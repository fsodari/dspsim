==> flow/design.v <==
module FifoSync #(
    parameter DW = 24,
    parameter N = 8,
    parameter TIDW = 8,
    parameter USE_INPUT_BUFFER = 0
) (
    input  logic clk,
    input  logic rst,
    input  logic [DW-1:0] s_axis_tdata,
    input  logic s_axis_tvalid,
    output logic s_axis_tready,
    input  logic [TIDW-1:0] s_axis_tid,
    output logic [DW-1:0] m_axis_tdata,
    output logic m_axis_tvalid,
    input  logic m_axis_tready,
    output logic [TIDW-1:0] m_axis_tid
);
localparam AW = $clog2(N);
localparam MW = DW + TIDW;
logic [MW-1:0] mem [N];
logic [AW:0] rd_ctr = 0, wr_ctr = 0;
logic [AW-1:0] rd_addr, wr_addr;
logic full, empty;
assign rd_addr = rd_ctr[AW-1:0];
assign wr_addr = wr_ctr[AW-1:0];
assign empty = rd_ctr == wr_ctr;
assign full = {~rd_ctr[AW], rd_ctr[AW-1:0]} == wr_ctr;
logic [MW-1:0] skid_tdata;
logic skid_tvalid, skid_tready;
generate
if (USE_INPUT_BUFFER) begin : use_input_buffer
Skid #(.DW(MW)) skid_i (
    .clk(clk),
    .rst(rst),
    .s_axis_tdata({s_axis_tdata, s_axis_tid}),
    .s_axis_tvalid(s_axis_tvalid),
    .s_axis_tready(s_axis_tready),
    .m_axis_tdata(skid_tdata),
    .m_axis_tvalid(skid_tvalid),
    .m_axis_tready(skid_tready)
);
end else begin : no_use_input_buffer
    assign skid_tdata = {s_axis_tdata, s_axis_tid};
    assign skid_tvalid = s_axis_tvalid;
    assign s_axis_tready = skid_tready;
end
endgenerate
assign skid_tready = !full;
always @(posedge clk) begin
    if (skid_tvalid && skid_tready) begin
        mem[wr_addr] <= skid_tdata;
        wr_ctr <= wr_ctr + 1;
    end
    if (rst) begin
        wr_ctr <= 0;
    end
end
always @(posedge clk) begin
    if (m_axis_tvalid && m_axis_tready) begin
        m_axis_tvalid <= 0;
    end
    if (!empty && (!m_axis_tvalid || m_axis_tready)) begin
        {m_axis_tdata, m_axis_tid} <= mem[rd_addr];
        m_axis_tvalid <= 1;
        rd_ctr <= rd_ctr + 1;
    end
    if (rst) begin
        rd_ctr <= 0;
    end
end
endmodule
# From RTL to reports: FifoSync
# What the tools print for FifoSync, step after step.
# Lines are those of the file above, counted from 1.
# The mark -- stands for no value.
[inputs]
top = "FifoSync"
clk_port = "clk"
lib = "sky130hd"
pvt_corner = "tt_025C_1v80"

# After elaboration
# Yosys after proc, flatten, opt, wreduce and memory -nomap, before mapping. Enables and synchronous resets that opt folds into registers are not counted as muxes. Memory bits, and registers merged into a memory's read port (data or address), are not among the register bits. Print and check cells are not counted. Equal cells are merged and count once.
# Yosys's memory passes give these memory sizes; they may raise the number of words (mostly to a power of two), join words into wider ones and drop unused or constant bits.
[bits]
register_bits = 9
mem_bits_rw = 256
clocked_rd_ports_x_width = 32
memories = 1
inputBits = 36
out_inout_bits = 34
wordCells = 19
[mem_list]
columns = ["name", "size", "word_bits", "read_ports", "wr", "line_no", "source"]
rows = [
  ["mem", 8, 32, 1, 1, 20, "logic [MW-1:0] mem [N];"],
]
[classes]
add_sub_neg = 2
eq_ne = 2
mux = 3
logic = 1
reduce_logical = 7
[op_table]
columns = ["cell", "n"]
rows = [
  ["two-way mux 32 bit", 1],
  ["adder 4 x 1 -> 4 bit with constant B", 2],
  ["== test 4 bit", 2],
  ["logical AND 1 bit", 3],
  ["zero test 1 bit", 3],
  ["two-way mux 3 bit", 1],
  ["logical OR 1 bit", 1],
  ["inverter 1 bit", 1],
  ["two-way mux 1 bit", 1],
]

# Longest topological paths
# Depth = most cells in a row (Yosys ltp): at word level without a register or memory, in the mapped netlist without a sequential cell, where the memories' decode and read muxes count.
[depth]
word_depth = 5
ABC_AREA = 1
mapped_depth = 9
ltp_nobuf = 8

# Synthesis result
# Source: synth_stat.txt of the flow (Yosys; design flattened, memories mapped). It holds for the ABC_AREA given above (unset counts as 0); a run with the other value may have another netlist.
# Totals and module areas in this step are rounded.
[mapped]
cells = 859
synth_area_um2 = 11500
sequential_area_um2 = 8830
ff_cells = 297
buffers = 51
[types]
columns = ["cell", "n", "type_area_um2"]
rows = [
  ["sky130_fd_sc_hd__edfxtp_1", 288, 8.65E+03],
  ["sky130_fd_sc_hd__nor2_1", 142, 533.011],
  ["sky130_fd_sc_hd__nand2_1", 126, 472.954],
  ["sky130_fd_sc_hd__o21ai_0", 91, 455.437],
  ["sky130_fd_sc_hd__o22ai_1", 64, 400.384],
  ["sky130_fd_sc_hd__o21ai_1", 37, 185.178],
  ["sky130_fd_sc_hd__dfxtp_1", 9, 180.173],
  ["sky130_fd_sc_hd__buf_4", 14, 105.101],
  ["sky130_fd_sc_hd__buf_2", 19, 95.091],
  ["sky130_fd_sc_hd__clkbuf_1", 13, 48.797],
  ["sky130_fd_sc_hd__inv_1", 12, 45.043],
  ["sky130_fd_sc_hd__a21oi_1", 8, 40.038],
  ["sky130_fd_sc_hd__nand3_1", 8, 40.038],
  ["sky130_fd_sc_hd__buf_6", 3, 33.782],
  ["sky130_fd_sc_hd__nand2_4", 3, 33.782],
  ["sky130_fd_sc_hd__ha_1", 2, 25.024],
  ["sky130_fd_sc_hd__nor3_1", 5, 25.024],
  ["sky130_fd_sc_hd__nand2_8", 1, 20.019],
]
# Not listed: further types 8, cells in them 14.

# Worst setup path after synthesis
# Path of least setup slack by OpenSTA after synthesis, without wires, with an ideal clock, recovery checks aside; 20% of the period is set as input and as output delay. Where synthesis merged equal registers, the netlist keeps one of their names.
[synth_timing]
path_type = "in2reg"
from = "in s_axis_tvalid"
to = "mem mem[2][0]"
clock_period_ps = 7000
in_delay_ps = 1400
setup_ps = 461
launch_ps = 1400
t_arrival_ps = 3675
t_required_ps = 6539
setup_slack_ps = 2863
path_delay_ps = 2736
driving_pins = 2
n_path_buf = 0
period_less_setup_slack_ps = 4137
# "path_delay_ps" = arrival - input delay + setup time.
# "driving_pins": output pins that drive a net of the path, with the launching flip-flop's if there is one; two outputs of one cell count as two.
# "period_less_setup_slack_ps" is the clock period less the worst setup slack; recovery checks do not enter. This is arithmetic on one report: input and output delays are still those of the set period (20% each).
# The rows between start and end are the longest chain of elaborated cells between them; the timing report does not say that the signal goes this way. Where chains are equally long, one stands for them.
# Each line given opens the expression or statement behind the cell; cells for indexed reads and writes are added by Yosys, which also makes memories of some case tables.
# Only ways into the end's enable, where the timed path ends, are counted here.
[synth_via]
cell_sequence = "sky130_fd_sc_hd__nand2_2 > sky130_fd_sc_hd__nor3_1"
elab_chain_cells = 2
cone_cells = 3
cone_lines = 1
classes_between = "2 x mux; 1 x reduce/logical"
[synth_lines]
columns = ["item", "line_no", "source"]
rows = [
  ["start, declared", 10, "input  logic s_axis_tvalid,"],
  ["logical AND 1 bit", 50, "if (skid_tvalid && skid_tready) begin"],
  ["two-way mux 3 bit", 50, ""],
  ["end, declared", 20, "logic [MW-1:0] mem [N];"],
]

# Timing after layout
# From the final timing report of job 1: the path of least setup slack in the routed layout; clock arrival at registers is part of the times.
# The report prints the path's times to 10 ps; the period is as set.
[layout_timing]
path_type = "reg2out"
from = "reg rd_ctr[0]"
to = "out s_axis_tready"
clock_period_ps = 5930
output_delay_ps = 1190
launch_ps = 540
t_arrival_ps = 3090
t_required_ps = 4740
setup_slack_ps = 1660
driving_pins = 7
n_path_buf = 1
# The rows between start and end are the longest chain of elaborated cells between them; the timing report does not say that the signal goes this way. Where chains are equally long, one stands for them.
[layout_via]
cell_sequence = "sky130_fd_sc_hd__dfxtp_4 > sky130_fd_sc_hd__clkinv_2 > sky130_fd_sc_hd__nand2_1 > sky130_fd_sc_hd__nand2_4 > sky130_fd_sc_hd__nor2_8 > sky130_fd_sc_hd__nand2_8 > sky130_fd_sc_hd__clkdlybuf4s50_1"
elab_chain_cells = 2
cone_cells = 2
cone_lines = 2
classes_between = "1 x eq/ne; 1 x reduce/logical"
[layout_lines]
columns = ["item", "line_no", "source"]
rows = [
  ["start, declared", 21, "logic [AW:0] rd_ctr = 0, wr_ctr = 0;"],
  ["start, assigned", 65, "rd_ctr <= rd_ctr + 1;"],
  ["start, assigned", 68, "rd_ctr <= 0;"],
  ["== test 4 bit", 27, "assign full = {~rd_ctr[AW], rd_ctr[AW-1:0]} == wr_ctr;"],
  ["zero test 1 bit", 48, "assign skid_tready = !full;"],
  ["end, declared", 11, "output logic s_axis_tready,"],
]

# Below are 2 stored runs of the flow (Yosys, OpenROAD; platform sky130hd) on FifoSync, each with its settings and what was measured, unordered. Constraints: input delay and output delay 20% of the set period each, output load 0.01 pF.
# "achievedPeriod_ps" = clock period - worst setup slack. The figure is calculated, with input and output delays left at 20% of the set period.
# "worst_path_time_ps": the worst setup path's part of the clock period (all of it between registers, 20% less for each end at a port) less its slack. A launch clock that arrives late makes it longer, a capture clock that arrives late makes it shorter.
# "fin_power_mw": no workload was simulated; the value follows from the tool's default switching activity.
# "worst_path_time_ps" is known to 10 ps.
# Measured values are rounded.

[[run]]
name = "job 1"
[run.settings]
period_ns = 5.93
CORE_UTILIZATION = 62
SETUP_SLACK_MARGIN = 1.3
PLACE_DENSITY_LB_ADDON = 0.12
CORE_MARGIN = 8
CELL_PAD_IN_SITES_GLOBAL_PLACEMENT = 0
TNS_END_PERCENT = 5
ABC_AREA = 1
GPL_TIMING_DRIVEN = 1
GPL_ROUTABILITY_DRIVEN = 0
CTS_CLUSTER_DIAMETER = 283
MIN_ROUTING_LAYER = "met2"
MAX_ROUTING_LAYER = "met4"
CAP_MARGIN = 20
SLEW_MARGIN = 20
[run.results]
final_die_area_um2 = 23100
layout_utilization_pct = 73.3
worst_setup_slack_ps = 1660
synthArea_um2 = 11500
final_hold_ws_ps = 566
tns_ps = 0
post_route_stdcell_area_um2 = 13300
fin_power_mw = 6.13
worst_path_time_ps = 3090
critical_path_kind = "reg2out"
achievedPeriod_ps = 4272

[[run]]
name = "job 2"
[run.settings]
period_ns = 4.27
CORE_UTILIZATION = 66
PLACE_DENSITY_LB_ADDON = 0.25
CORE_MARGIN = 10
GPL_ROUTABILITY_DRIVEN = 1
CTS_CLUSTER_DIAMETER = 223
CAP_MARGIN = 10
SLEW_MARGIN = 10
MAX_ROUTING_LAYER = "met5"
[run.results]
final_die_area_um2 = 22800
layout_utilization_pct = 78.9
worst_setup_slack_ps = 703
synthArea_um2 = 11300
final_hold_ws_ps = 602
tns_ps = 0
post_route_stdcell_area_um2 = 13200
fin_power_mw = 7.51
worst_path_time_ps = 2710
critical_path_kind = "reg2out"
achievedPeriod_ps = 3567
