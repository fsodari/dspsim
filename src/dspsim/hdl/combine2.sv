==> flow/design.v <==
module Skid #(
    parameter DW = 24
) (
    input  logic clk,
    input  logic rst,
    input  logic [DW-1:0] s_axis_tdata,
    input  logic s_axis_tvalid,
    output logic s_axis_tready,
    output logic [DW-1:0] m_axis_tdata,
    output logic m_axis_tvalid,
    input  logic m_axis_tready
);
logic [DW-1:0] skid_tdata = 0;
logic skid_tvalid = 0;
assign s_axis_tready = !skid_tvalid;
always @(posedge clk) begin
    if (skid_tvalid && (!m_axis_tvalid || m_axis_tready)) begin
        skid_tvalid <= 0;
    end
    if ((s_axis_tvalid && s_axis_tready) && (m_axis_tvalid && !m_axis_tready)) begin
        skid_tdata <= s_axis_tdata;
        skid_tvalid <= 1;
    end
    if (rst) begin
        skid_tvalid <= 0;
    end
end
always @(posedge clk) begin
    if (m_axis_tvalid && m_axis_tready) begin
        m_axis_tvalid <= 0;
    end
    if ((skid_tvalid || s_axis_tvalid) && (!m_axis_tvalid || m_axis_tready)) begin
        m_axis_tdata <= skid_tvalid ? skid_tdata : s_axis_tdata;
        m_axis_tvalid <= 1;
    end
    if (rst) begin
        m_axis_tvalid <= 0;
    end
end
endmodule
module combine2 #(
    parameter ADW = 24,
    parameter BDW = 18
) (
    input  logic clk,
    input  logic rst,
    input  logic [ADW-1:0] s_axis_atdata,
    input  logic s_axis_atvalid,
    output logic s_axis_atready,
    input  logic [BDW-1:0] s_axis_btdata,
    input  logic s_axis_btvalid,
    output logic s_axis_btready,
    output logic [ADW-1:0] m_axis_atdata,
    output logic [BDW-1:0] m_axis_btdata,
    output logic m_axis_tvalid,
    input  logic m_axis_tready
);
logic all_ready;
logic both_valid;
logic [ADW-1:0] skid_atdata;
logic [BDW-1:0] skid_btdata;
logic skid_atvalid, skid_btvalid;
Skid #(.DW(ADW)) skid_a_i (
    .clk,
    .rst,
    .s_axis_tdata(s_axis_atdata),
    .s_axis_tvalid(s_axis_atvalid),
    .s_axis_tready(s_axis_atready),
    .m_axis_tdata(skid_atdata),
    .m_axis_tvalid(skid_atvalid),
    .m_axis_tready(all_ready)
);
Skid #(.DW(BDW)) skid_b_i (
    .clk,
    .rst,
    .s_axis_tdata(s_axis_btdata),
    .s_axis_tvalid(s_axis_btvalid),
    .s_axis_tready(s_axis_btready),
    .m_axis_tdata(skid_btdata),
    .m_axis_tvalid(skid_btvalid),
    .m_axis_tready(all_ready)
);
assign both_valid = skid_atvalid && skid_btvalid;
assign all_ready = both_valid && (!m_axis_tvalid || m_axis_tready);
always @(posedge clk) begin
    if (m_axis_tvalid && m_axis_tready) begin
        m_axis_tvalid <= 0;
    end
    if (both_valid && all_ready) begin
        m_axis_atdata <= skid_atdata;
        m_axis_btdata <= skid_btdata;
        m_axis_tvalid <= 1;
    end
    if (rst) begin
        m_axis_tvalid <= 0;
    end
end
endmodule
Step by step through the tools: combine2
The steps from the RTL of combine2 to its reports follow in flow order.
Lines are those of the file above, counted from 1.
{"block": "setup", "top_module": "combine2", "clk_port": "clk", "cell_library": "sky130hd", "pvt_corner": "tt_025C_1v80"}

Word-level counts
Source: Yosys, flattened and elaborated, memories not mapped. Widths are those after wreduce. Registers that Yosys merges into a memory's read port (data or address) are not register bits. Print and check cells do not count. Equal cells are merged and count once.
{"block": "bits", "reg_bits": 131, "output_inout_bits": 45, "wordCells": 55}
{"block": "op_classes", "muxes": 12, "reduce_and_logical": 32}
{"block": "ops", "op": "24-bit 2-to-1 mux", "n": 1}
{"block": "ops", "op": "18-bit 2-to-1 mux", "n": 1}
{"block": "ops", "op": "1-bit logical AND", "n": 16}
{"block": "ops", "op": "2-bit nonzero test", "n": 5}
{"block": "ops", "op": "1-bit 2-to-1 mux", "n": 10}
{"block": "ops", "op": "1-bit zero test", "n": 6}
{"block": "ops", "op": "1-bit logical OR", "n": 5}

Logic depth
Longest topological path by Yosys (ltp), each cell counted once; first at word level (registers and memories cut), then after technology mapping (sequential cells cut; the memories' decode and read muxes count).
{"block": "logic_depth", "word_depth": 7, "abc_area": 0, "depth_mapped": 4, "depth_no_buf": 3}

Synthesis result
Source: synth_stat.txt of the flow (Yosys; design flattened, memories mapped). It holds for the ABC_AREA given above (unset counts as 0); a run with the other value may have another netlist.
{"block": "synth_totals", "mapped_cells": 198, "yosys_area_um2": 4586.9, "flip_flops": 131}
{"block": "by_type", "cell": "sky130_fd_sc_hd__edfxtp_1", "n": 126, "area_total_um2": 3.78E+03}
{"block": "by_type", "cell": "sky130_fd_sc_hd__mux2_2", "n": 26, "area_total_um2": 292.781}
{"block": "by_type", "cell": "sky130_fd_sc_hd__mux2_4", "n": 16, "area_total_um2": 240.23}
{"block": "by_type", "cell": "sky130_fd_sc_hd__dfxtp_1", "n": 5, "area_total_um2": 100.096}
{"block": "by_type", "cell": "sky130_fd_sc_hd__buf_6", "n": 2, "area_total_um2": 22.522}
{"block": "by_type", "cell": "sky130_fd_sc_hd__buf_12", "n": 1, "area_total_um2": 20.019}
{"block": "by_type", "cell": "sky130_fd_sc_hd__o21ai_2", "n": 2, "area_total_um2": 17.517}
{"block": "by_type", "cell": "sky130_fd_sc_hd__a21oi_1", "n": 3, "area_total_um2": 15.014}
{"block": "by_type", "cell": "sky130_fd_sc_hd__buf_4", "n": 2, "area_total_um2": 15.014}
{"block": "by_type", "cell": "sky130_fd_sc_hd__inv_1", "n": 4, "area_total_um2": 15.014}
{"block": "by_type", "cell": "sky130_fd_sc_hd__nor3_1", "n": 3, "area_total_um2": 15.014}
{"block": "by_type", "cell": "sky130_fd_sc_hd__nor3b_1", "n": 2, "area_total_um2": 15.014}
{"block": "by_type", "cell": "sky130_fd_sc_hd__o21a_1", "n": 2, "area_total_um2": 15.014}
{"block": "by_type", "cell": "sky130_fd_sc_hd__nor2_1", "n": 3, "area_total_um2": 11.261}
{"block": "by_type", "cell": "sky130_fd_sc_hd__nor2b_2", "n": 1, "area_total_um2": 8.758}
By module: a second synthesis without flattening, with its own total; a netlist apart from the flattened one above.
{"block": "hier_totals", "cells_unflattened": 196, "hier_area_um2": 4601.9}
Each row is one instance without its submodules.
{"block": "by_module", "module": "Skid (DW=24)", "instances": 1, "cells": 84, "mod_area_um2": 1893.1}
{"block": "by_module", "module": "Skid (DW=18)", "instances": 1, "cells": 65, "mod_area_um2": 1385.1}
{"block": "by_module", "module": "combine2", "instances": 1, "cells": 47, "mod_area_um2": 1323.8}

Path before layout
OpenSTA on the mapped netlist: ideal clock, no wires. The path of least setup slack (recovery checks aside). Input and output delay are each 20% of the period. Register names are those of the netlist, which keeps one name where synthesis merged equal registers.
{"block": "synth_path", "path_type": "input to register", "start": "input m_axis_tready", "end": "register m_axis_atdata[0]", "tclk_ns": 4.29, "in_delay_ns": 0.858, "setup_ns": 0.494, "arrival_time_ns": 3.784, "required_ns": 3.796, "slack_ns": 0.012, "delay_ns": 3.420, "driving_pins": 2, "n_path_buf": 0, "synth_period_reached_ns": 4.278}
"delay_ns" = arrival - input delay + setup time.
"driving_pins": output pins that drive a net of the path, with the launching flip-flop's if there is one; two outputs of one cell count as two.
"synth_period_reached_ns" = period - worst setup slack (recovery checks aside). The figure is calculated, with input and output delays left at 20% of the set period.
Between the ends stands the longest chain of elaborated cells between them, by number of cells; it is not shown to be the way that was timed. Of several equally long chains one is given.
A line is the first line of the expression or statement that the cell stems from. Yosys adds cells for indexed reads and writes and turns some case tables into memories.
{"block": "synth_via", "cell_sequence": "sky130_fd_sc_hd__nor2b_2 -> sky130_fd_sc_hd__nor3_1", "elab_chain_cells": 3, "cells_between": 3}
{"block": "synth_rtl", "element": "start, declared", "line_no": 56, "rtl": "input  logic m_axis_tready"}
{"block": "synth_rtl", "element": "1-bit logical OR", "line_no": 84, "rtl": "assign all_ready = both_valid && (!m_axis_tvalid || m_axis_tready);"}
{"block": "synth_rtl", "element": "1-bit logical AND", "line_no": 84}
{"block": "synth_rtl", "element": "1-bit logical AND", "line_no": 89, "rtl": "if (both_valid && all_ready) begin"}
{"block": "synth_rtl", "element": "end, assigned", "line_no": 90, "rtl": "m_axis_atdata <= skid_atdata;"}
{"block": "synth_rtl", "element": "end, declared", "line_no": 53, "rtl": "output logic [ADW-1:0] m_axis_atdata,"}

Worst path after layout
Path of least setup slack in the final report of entry A (OpenROAD, finished layout, wires in). Where an end is a register, its clock arrival counts in the times.
{"block": "layout_path", "path_type": "register to output", "start": "register skid_a_i.skid_tvalid", "end": "output s_axis_atready", "tclk_ns": 6.2, "arrival_time_ns": 1.61, "required_ns": 4.96, "slack_ns": 3.35, "driving_pins": 5, "n_path_buf": 3}
Between the ends stands the longest chain of elaborated cells between them, by number of cells; it is not shown to be the way that was timed. Of several equally long chains one is given.
A register here has more assigning lines than the two given.
{"block": "layout_via", "cell_sequence": "sky130_fd_sc_hd__dfxtp_1 -> sky130_fd_sc_hd__buf_6 -> sky130_fd_sc_hd__buf_6 -> sky130_fd_sc_hd__inv_1 -> sky130_fd_sc_hd__clkdlybuf4s50_1", "elab_chain_cells": 1, "cells_between": 1}
{"block": "layout_rtl", "element": "start, declared", "line_no": 14, "rtl": "logic skid_tvalid = 0;"}
{"block": "layout_rtl", "element": "start, assigned", "line_no": 18, "rtl": "skid_tvalid <= 0;"}
{"block": "layout_rtl", "element": "start, assigned", "line_no": 22, "rtl": "skid_tvalid <= 1;"}
{"block": "layout_rtl", "element": "1-bit zero test", "line_no": 15, "rtl": "assign s_axis_tready = !skid_tvalid;"}
{"block": "layout_rtl", "element": "end, declared", "line_no": 49, "rtl": "output logic s_axis_atready,"}

FLOW RESULTS
============

Record of 2 stored runs of the RTL-to-layout flow on combine2, platform sky130hd. The runs are unordered. Constraints: input delay and output delay 20% of the set period each, output load 0.01 pF.
"achievedPeriod_ns" = clock period - worst setup slack. The figure is calculated, with input and output delays left at 20% of the set period.
"timing.worst_path_ns" is the time allowed to the run's worst setup path (the clock period less input and output delay, where it has them) less its slack. Clock arrival times count: a late capture clock shortens it, a late launch clock lengthens it.
"final_power_uw" is the tool's figure for a default switching activity; nothing was simulated.

{"run": "entry A", "settings": { "period_ns": 6.2, "CORE_UTILIZATION": 25, "SETUP_SLACK_MARGIN": 0.08, "PLACE_DENSITY": 0.8, "CORE_ASPECT_RATIO": 1.04, "GPL_TIMING_DRIVEN": 0, "CTS_CLUSTER_SIZE": 81, "CAP_MARGIN": 10, "SLEW_MARGIN": 35, "MIN_ROUTING_LAYER": "met1", "CORE_MARGIN": 2 }, "results": { "timing.setup.tns_ns": 0.000, "final_util_pct": 36.0, "fin_hold_ws_ns": 0.416, "timing.worst_path_ns": 1.61, "timing.worst_path_kind": "register to output", "stdcell_area_um2": 6478.7, "synthArea_um2": 4586.9, "worst_setup_slack_ns": 3.352, "design_die_area_um2": 19446.9, "achievedPeriod_ns": 2.848, "final_power_uw": 2165 }}
{"run": "entry B", "settings": { "period_ns": 3.49, "CORE_UTILIZATION": 50, "SETUP_SLACK_MARGIN": 0.81, "PLACE_DENSITY_LB_ADDON": 0.12, "CELL_PAD_IN_SITES_DETAIL_PLACEMENT": 2, "GPL_ROUTABILITY_DRIVEN": 0, "CTS_CLUSTER_DIAMETER": 383, "CAP_MARGIN": 20, "CORE_MARGIN": 2, "SLEW_MARGIN": 20 }, "outcome": "stopped before the end: placement reported DPL-0033"}
