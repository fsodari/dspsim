==> flow/design.v <==
module Macc #(
    parameter ADW = 24,
    parameter BDW = 18,
    parameter ODW = 48
) (
    input  logic clk,
    input  logic rst,
    input  logic signed [ADW-1:0] s_axis_atdata,
    input  logic signed [BDW-1:0] s_axis_btdata,
    input  logic s_axis_tvalid,
    output logic s_axis_tready,
    input  logic s_axis_tlast,
    output logic signed [ODW-1:0] m_axis_tdata,
    output logic m_axis_tvalid,
    input  logic m_axis_tready
);
logic signed [ADW-1:0] skid_atdata;
logic signed [BDW-1:0] skid_btdata;
logic skid_tvalid, skid_tready, skid_tlast;
Skid #(
    .DW(ADW + BDW + 1)
) skid_i (
    .clk,
    .rst,
    .s_axis_tdata({s_axis_atdata, s_axis_btdata, s_axis_tlast}),
    .s_axis_tvalid,
    .s_axis_tready,
    .m_axis_tdata({skid_atdata, skid_btdata, skid_tlast}),
    .m_axis_tvalid(skid_tvalid),
    .m_axis_tready(skid_tready)
);
logic macc_sload = 0;
logic signed [ADW-1:0] macc_a;
logic signed [BDW-1:0] macc_b;
logic signed [ODW-1:0] macc_accum;
macc_core #(
    .ADW(ADW),
    .BDW(BDW),
    .ODW(ODW)
) macc_core_i (
    .clk,
    .ce(1),
    .sload(macc_sload),
    .a(macc_a),
    .b(macc_b),
    .accum_o(macc_accum)
);
assign skid_tready = !m_axis_tvalid || m_axis_tready;
localparam LATENCY = 4;
int latency_ctr = 0;
logic sload_r = 0, sload_r2 = 0;
always @(posedge clk) begin
    if (m_axis_tvalid && m_axis_tready) begin
        m_axis_tvalid <= 0;
    end
    if (latency_ctr > 0) begin
        latency_ctr <= latency_ctr - 1;
        if (latency_ctr == 1) begin
            m_axis_tdata <= macc_accum;
            m_axis_tvalid <= 1;
        end
    end
    macc_a <= 0;
    macc_b <= 0;
    sload_r <= 0;
    sload_r2 <= sload_r;
    macc_sload <= sload_r2;
    if (skid_tvalid && skid_tready) begin
        macc_a <= skid_atdata;
        macc_b <= skid_btdata;
        sload_r <= skid_tlast;
        if (skid_tlast) begin
            latency_ctr <= LATENCY;
        end
    end
    if (rst) begin
        m_axis_tvalid <= 0;
        latency_ctr <= 0;
    end
end
endmodule
module Macc2 #(
    parameter ADW = 24,
    parameter BDW = 18,
    parameter ODW = 48
) (
    input  logic clk,
    input  logic rst,
    input  logic signed [ADW-1:0] s_axis_atdata,
    input  logic s_axis_atvalid,
    output logic s_axis_atready,
    input  logic s_axis_atlast,
    input  logic signed [BDW-1:0] s_axis_btdata,
    input  logic s_axis_btvalid,
    output logic s_axis_btready,
    input  logic s_axis_btlast,
    output logic signed [ODW-1:0] m_axis_tdata,
    output logic m_axis_tvalid,
    input  logic m_axis_tready
);
logic signed [ADW-1:0] cmb_atdata;
logic signed [BDW-1:0] cmb_btdata;
logic cmb_atvalid, cmb_btvalid, cmb_tready, cmb_atlast;
logic cmb_tvalid;
assign cmb_tvalid = cmb_atvalid && cmb_btvalid;
Skid #(.DW(ADW + 1)) skid_a_i (
    .clk,
    .rst,
    .s_axis_tdata({s_axis_atdata, s_axis_atlast}),
    .s_axis_tvalid(s_axis_atvalid),
    .s_axis_tready(s_axis_atready),
    .m_axis_tdata({cmb_atdata, cmb_atlast}),
    .m_axis_tvalid(cmb_atvalid),
    .m_axis_tready(cmb_tready && cmb_tvalid)
);
Skid #(.DW(BDW)) skid_b_i (
    .clk,
    .rst,
    .s_axis_tdata(s_axis_btdata),
    .s_axis_tvalid(s_axis_btvalid),
    .s_axis_tready(s_axis_btready),
    .m_axis_tdata(cmb_btdata),
    .m_axis_tvalid(cmb_btvalid),
    .m_axis_tready(cmb_tready && cmb_tvalid)
);
Macc #(.ADW(ADW), .BDW(BDW), .ODW(ODW)) macc_i (
    .clk,
    .rst,
    .s_axis_atdata(cmb_atdata),
    .s_axis_btdata(cmb_btdata),
    .s_axis_tvalid(cmb_tvalid),
    .s_axis_tready(cmb_tready),
    .s_axis_tlast(cmb_atlast),
    .m_axis_tdata,
    .m_axis_tvalid,
    .m_axis_tready
);
endmodule
module Skid #(
    parameter DW = 24
) (
    input  logic clk,
    input  logic rst,
    input  logic [DW-1:0] s_axis_tdata,
    input  logic s_axis_tvalid,
    output logic s_axis_tready,
    output logic [DW-1:0] m_axis_tdata,
    output logic m_axis_tvalid,
    input  logic m_axis_tready
);
logic [DW-1:0] skid_tdata = 0;
logic skid_tvalid = 0;
assign s_axis_tready = !skid_tvalid;
always @(posedge clk) begin
    if (skid_tvalid && (!m_axis_tvalid || m_axis_tready)) begin
        skid_tvalid <= 0;
    end
    if ((s_axis_tvalid && s_axis_tready) && (m_axis_tvalid && !m_axis_tready)) begin
        skid_tdata <= s_axis_tdata;
        skid_tvalid <= 1;
    end
    if (rst) begin
        skid_tvalid <= 0;
    end
end
always @(posedge clk) begin
    if (m_axis_tvalid && m_axis_tready) begin
        m_axis_tvalid <= 0;
    end
    if ((skid_tvalid || s_axis_tvalid) && (!m_axis_tvalid || m_axis_tready)) begin
        m_axis_tdata <= skid_tvalid ? skid_tdata : s_axis_tdata;
        m_axis_tvalid <= 1;
    end
    if (rst) begin
        m_axis_tvalid <= 0;
    end
end
endmodule
module macc_core #(
    parameter ADW = 24,
    parameter BDW = 18,
    parameter ODW = 48
) (
    input  logic clk,
    input  logic ce,
    input  logic sload,
    input  logic signed [ADW-1:0] a,
    input  logic signed [BDW-1:0] b,
    output logic signed [ODW-1:0] accum_o
);
localparam MDW = ADW + BDW;
logic signed [ADW-1:0] a_reg;
logic signed [BDW-1:0] b_reg;
logic sload_reg;
logic signed [MDW-1:0] mult_reg;
logic signed [ODW-1:0] adder_out, old_result;
always_comb begin
    if (sload_reg) begin
        old_result = 0;
    end else begin
        old_result = adder_out;
    end
end
always @(posedge clk) begin
    if (ce) begin
        a_reg <= a;
        b_reg <= b;
        mult_reg <= a_reg * b_reg;
        sload_reg <= sload;
        adder_out <= old_result + $signed(mult_reg);
    end
end
assign accum_o = adder_out;
endmodule
# Tool chain data of Macc2
# What the tools print for Macc2, step after step.
# Line numbers count from 1 in the design file above.
# Operators carry their Yosys type and port widths (W data, S select, Z words).
# Library cell names are shortened.
# A cell with -- has no value.
[setup] top="Macc2" clock="clk" lib="sky130hd" pvt_corner="tt_025C_1v80"

# Word-level counts
# Counts by Yosys on the flattened word-level netlist (proc, flatten, opt, wreduce; memories kept). Register bits leave out memories and registers merged into their read ports (data or address). Print and check cells are left out. Cells with the same type and inputs are merged into one.
[bits] ff_bits=437 input_bits=49 output_inout_bits=51 elab_cells=95
[op_classes] addsub=2 multipliers=1 compare=1 n_eq=1 n_mux=22 reduce_and_logical=43
[ops] operator="$mul A24 B18 Y42" count=1
[ops] operator="$mux W32" count=3
[ops] operator="$add A48 B42 Y48" count=1
[ops] operator="$mux W48" count=1
[ops] operator="$mux W43" count=1
[ops] operator="$gt A32 B1 Y1 const B" count=1
[ops] operator="$sub A32 B2 Y32 const B" count=1
[ops] operator="$eq A32 B2 Y1 const B" count=1
[ops] operator="$mux W25" count=1
[ops] operator="$logic_and A1 B1 Y1" count=20
[ops] operator="$mux W18" count=1
[ops] operator="$mux W1" count=15
[ops] operator="$reduce_bool A2 Y1" count=6
[ops] operator="$logic_not A1 Y1" count=9
[ops] operator="$logic_or A1 B1 Y1" count=7
[ops] operator="$reduce_and A2 Y1" count=1

# Longest topological paths
# Longest topological path by Yosys (ltp), each cell counted once; first at word level (registers and memories cut), then after technology mapping (sequential cells cut; the memories' decode and read muxes count).
[depth] ltp_word=6 abc_area=1 mapped_depth=29 ltp_nobuf=27

# Mapped cells and area
# The flow's flattened synthesis, as Yosys stat reports it; memories are mapped. The netlist is that of the ABC_AREA named above (0 if unset); the other value can give another one.
[types] cell="fa_1" count=426 area_total_um2=8.53E+03
[types] cell="edfxtp_1" count=220 area_total_um2=6.61E+03
[types] cell="nand2_1" count=1403 area_total_um2=5.27E+03
[types] cell="dfxtp_1" count=217 area_total_um2=4.34E+03
[types] cell="inv_1" count=1063 area_total_um2=3.99E+03
[types] cell="ha_1" count=155 area_total_um2=1939.36
[types] cell="nor2_1" count=344 area_total_um2=1.29E+03
[types] cell="xor2_1" count=66 area_total_um2=578.054
[types] cell="nand3_1" count=106 area_total_um2=530.509
[types] cell="clkbuf_1" count=104 area_total_um2=390.374
[types] cell="a21oi_1" count=70 area_total_um2=350.336
[types] cell="nand4_1" count=26 area_total_um2=162.656
[types] cell="xnor2_1" count=16 area_total_um2=140.134
[types] cell="nor3_1" count=24 area_total_um2=120.115
[types] cell="o21bai_1" count=14 area_total_um2=105.101
[types] cell="o21ai_0" count=18 area_total_um2=90.086
[types] cell="a211oi_2" count=7 area_total_um2=87.584
[types] cell="nand3b_1" count=8 area_total_um2=60.058
# Other cell types: 18; their cells: 55.
[mapped] mapped_cells=4342 synth_area_um2=34928.5 seq_area_um2=10950.5 ff_cells=437 buffers=121

# Path before layout
# Source: OpenSTA report_checks on the synthesized netlist (no wires, ideal clock, input and output delay 20% of the period each), path of least setup slack; recovery checks are left aside. Register names are those of the netlist, which keeps one name where synthesis merged equal registers.
[synth_timing] path_kind="register to register" from="register macc_i.macc_core_i.a_reg[23]" to="register macc_i.macc_core_i.mult_reg[41]" clock_period_ps=7020 setup_ps=113 arrival_time_ps=5450 slack_ps=1457 delay_ps=5563 path_stages=22 path_buffers=3 synth_period_reached_ps=5563
# "delay_ps" = arrival - input delay + setup time.
# "path_stages": output pins that drive a net of the path, with the launching flip-flop's if there is one; two outputs of one cell count as two.
# "synth_period_reached_ps" = period - worst setup slack (recovery checks aside). The figure is calculated, with input and output delays left at 20% of the set period.
# The rows between start and end are the longest chain of elaborated cells between them; the timing report does not say that the signal goes this way. Where chains are equally long, one stands for them.
# Each line given opens the expression or statement behind the cell; cells for indexed reads and writes are added by Yosys, which also makes memories of some case tables.
[synth_via] path_cell_list="dfxtp_1 > clkbuf_1 > clkbuf_1 > nand2_1 > fa_1 > inv_1 > fa_1 > fa_1 > fa_1 > clkbuf_1 > inv_1 > fa_1 > fa_1 > inv_1 > ha_1 > inv_1 > nor3_1 > nand2_1 > nor2_1 > nand3b_1 > nand3_1 > nand2_1" elab_chain_cells=1
[synth_lines] item="start: declaration" line_no=192 rtl="logic signed [ADW-1:0] a_reg;"
[synth_lines] item="start: assignment" line_no=206 rtl="a_reg <= a;"
[synth_lines] item="$mul A24 B18 Y42" line_no=208 rtl="mult_reg <= a_reg * b_reg;"
[synth_lines] item="end: assignment" line_no=208
[synth_lines] item="end: declaration" line_no=195 rtl="logic signed [MDW-1:0] mult_reg;"

# Path in the finished layout
# From the final timing report of job 1: the path of least setup slack in the routed layout; clock arrival at registers is part of the times.
# The report prints the path's times to 10 ps; the period is as set.
[layout_timing] path_kind="register to register" from="register macc_i.macc_core_i.a_reg[23]" to="register macc_i.macc_core_i.mult_reg[38]" clock_period_ps=10900 setup_ps=60 arrival_time_ps=7870 slack_ps=3580 path_stages=20 path_buffers=0
# The rows between start and end are the longest chain of elaborated cells between them; the timing report does not say that the signal goes this way. Where chains are equally long, one stands for them.
[layout_via] path_cell_list="dfxtp_1 > nand2_1 > inv_1 > fa_1 > fa_1 > ha_1 > inv_1 > fa_1 > inv_1 > fa_1 > fa_1 > ha_1 > nand2_1 > nor2_1 > nand2_1 > nor2_1 > nand3_1 > nand3_1 > nand2_1 > nand2_1" elab_chain_cells=1
[layout_lines] item="start: declaration" line_no=192 rtl="logic signed [ADW-1:0] a_reg;"
[layout_lines] item="start: assignment" line_no=206 rtl="a_reg <= a;"
[layout_lines] item="$mul A24 B18 Y42" line_no=208 rtl="mult_reg <= a_reg * b_reg;"
[layout_lines] item="end: assignment" line_no=208
[layout_lines] item="end: declaration" line_no=195 rtl="logic signed [MDW-1:0] mult_reg;"

==> runs of Macc2 <==
Module Macc2, platform sky130hd: 2 stored runs of the flow (Yosys, OpenROAD) with differing settings, in no particular order. Input and output delays are each 20% of the period that was set; the output load is 0.01 pF.
"achieved clock period": clock period set for the run, less the worst setup slack. It is reckoned from that one timing run; input and output delays stay at 20% of the period that was set.
"worst setup path time" means the part of the period allowed to the worst setup path (the constraints hold back 20% at inputs and 20% at outputs) less its slack; where the path has registers, the arrival times of their clocks count too.
"power": no workload was simulated; the value follows from the tool's default switching activity.
"worst setup path time" is known to 10 ps.
[job 1] settings: period_ns=10.9, CORE_UTILIZATION=59, SETUP_SLACK_MARGIN=-0.44, PLACE_DENSITY_LB_ADDON=0.09, CELL_PAD_IN_SITES_DETAIL_PLACEMENT=1, TNS_END_PERCENT=30, ABC_AREA=1, MAX_ROUTING_LAYER=met4, CAP_MARGIN=20, CORE_MARGIN=2, SLEW_MARGIN=20
[job 1] result: chip area after synthesis (Yosys) 34928.5 um2, die area 61162.2 um2, standard-cell area of the final layout 38217.9 um2, utilization 65.0 %, worst setup slack after layout 3579 ps, total negative slack 0 ps, power 5.269 mW, achieved clock period 7321 ps, worst setup path time 7320 ps, worst setup path kind register to register
[job 2] settings: period_ns=6.76, CORE_UTILIZATION=59, SETUP_SLACK_MARGIN=-0.07, PLACE_DENSITY_LB_ADDON=0.14, CORE_MARGIN=2, CELL_PAD_IN_SITES_GLOBAL_PLACEMENT=0, TNS_END_PERCENT=75, CTS_CLUSTER_DIAMETER=200, SLEW_MARGIN=30, MAX_ROUTING_LAYER=met4, CAP_MARGIN=20
[job 2] result: chip area after synthesis (Yosys) 31358.8 um2, die area 55011.4 um2, standard-cell area of the final layout 35126.2 um2, utilization 66.8 %, worst setup slack after layout 287 ps, total negative slack 0 ps, power 7.405 mW, achieved clock period 6473 ps, worst setup path time 6470 ps, worst setup path kind register to register
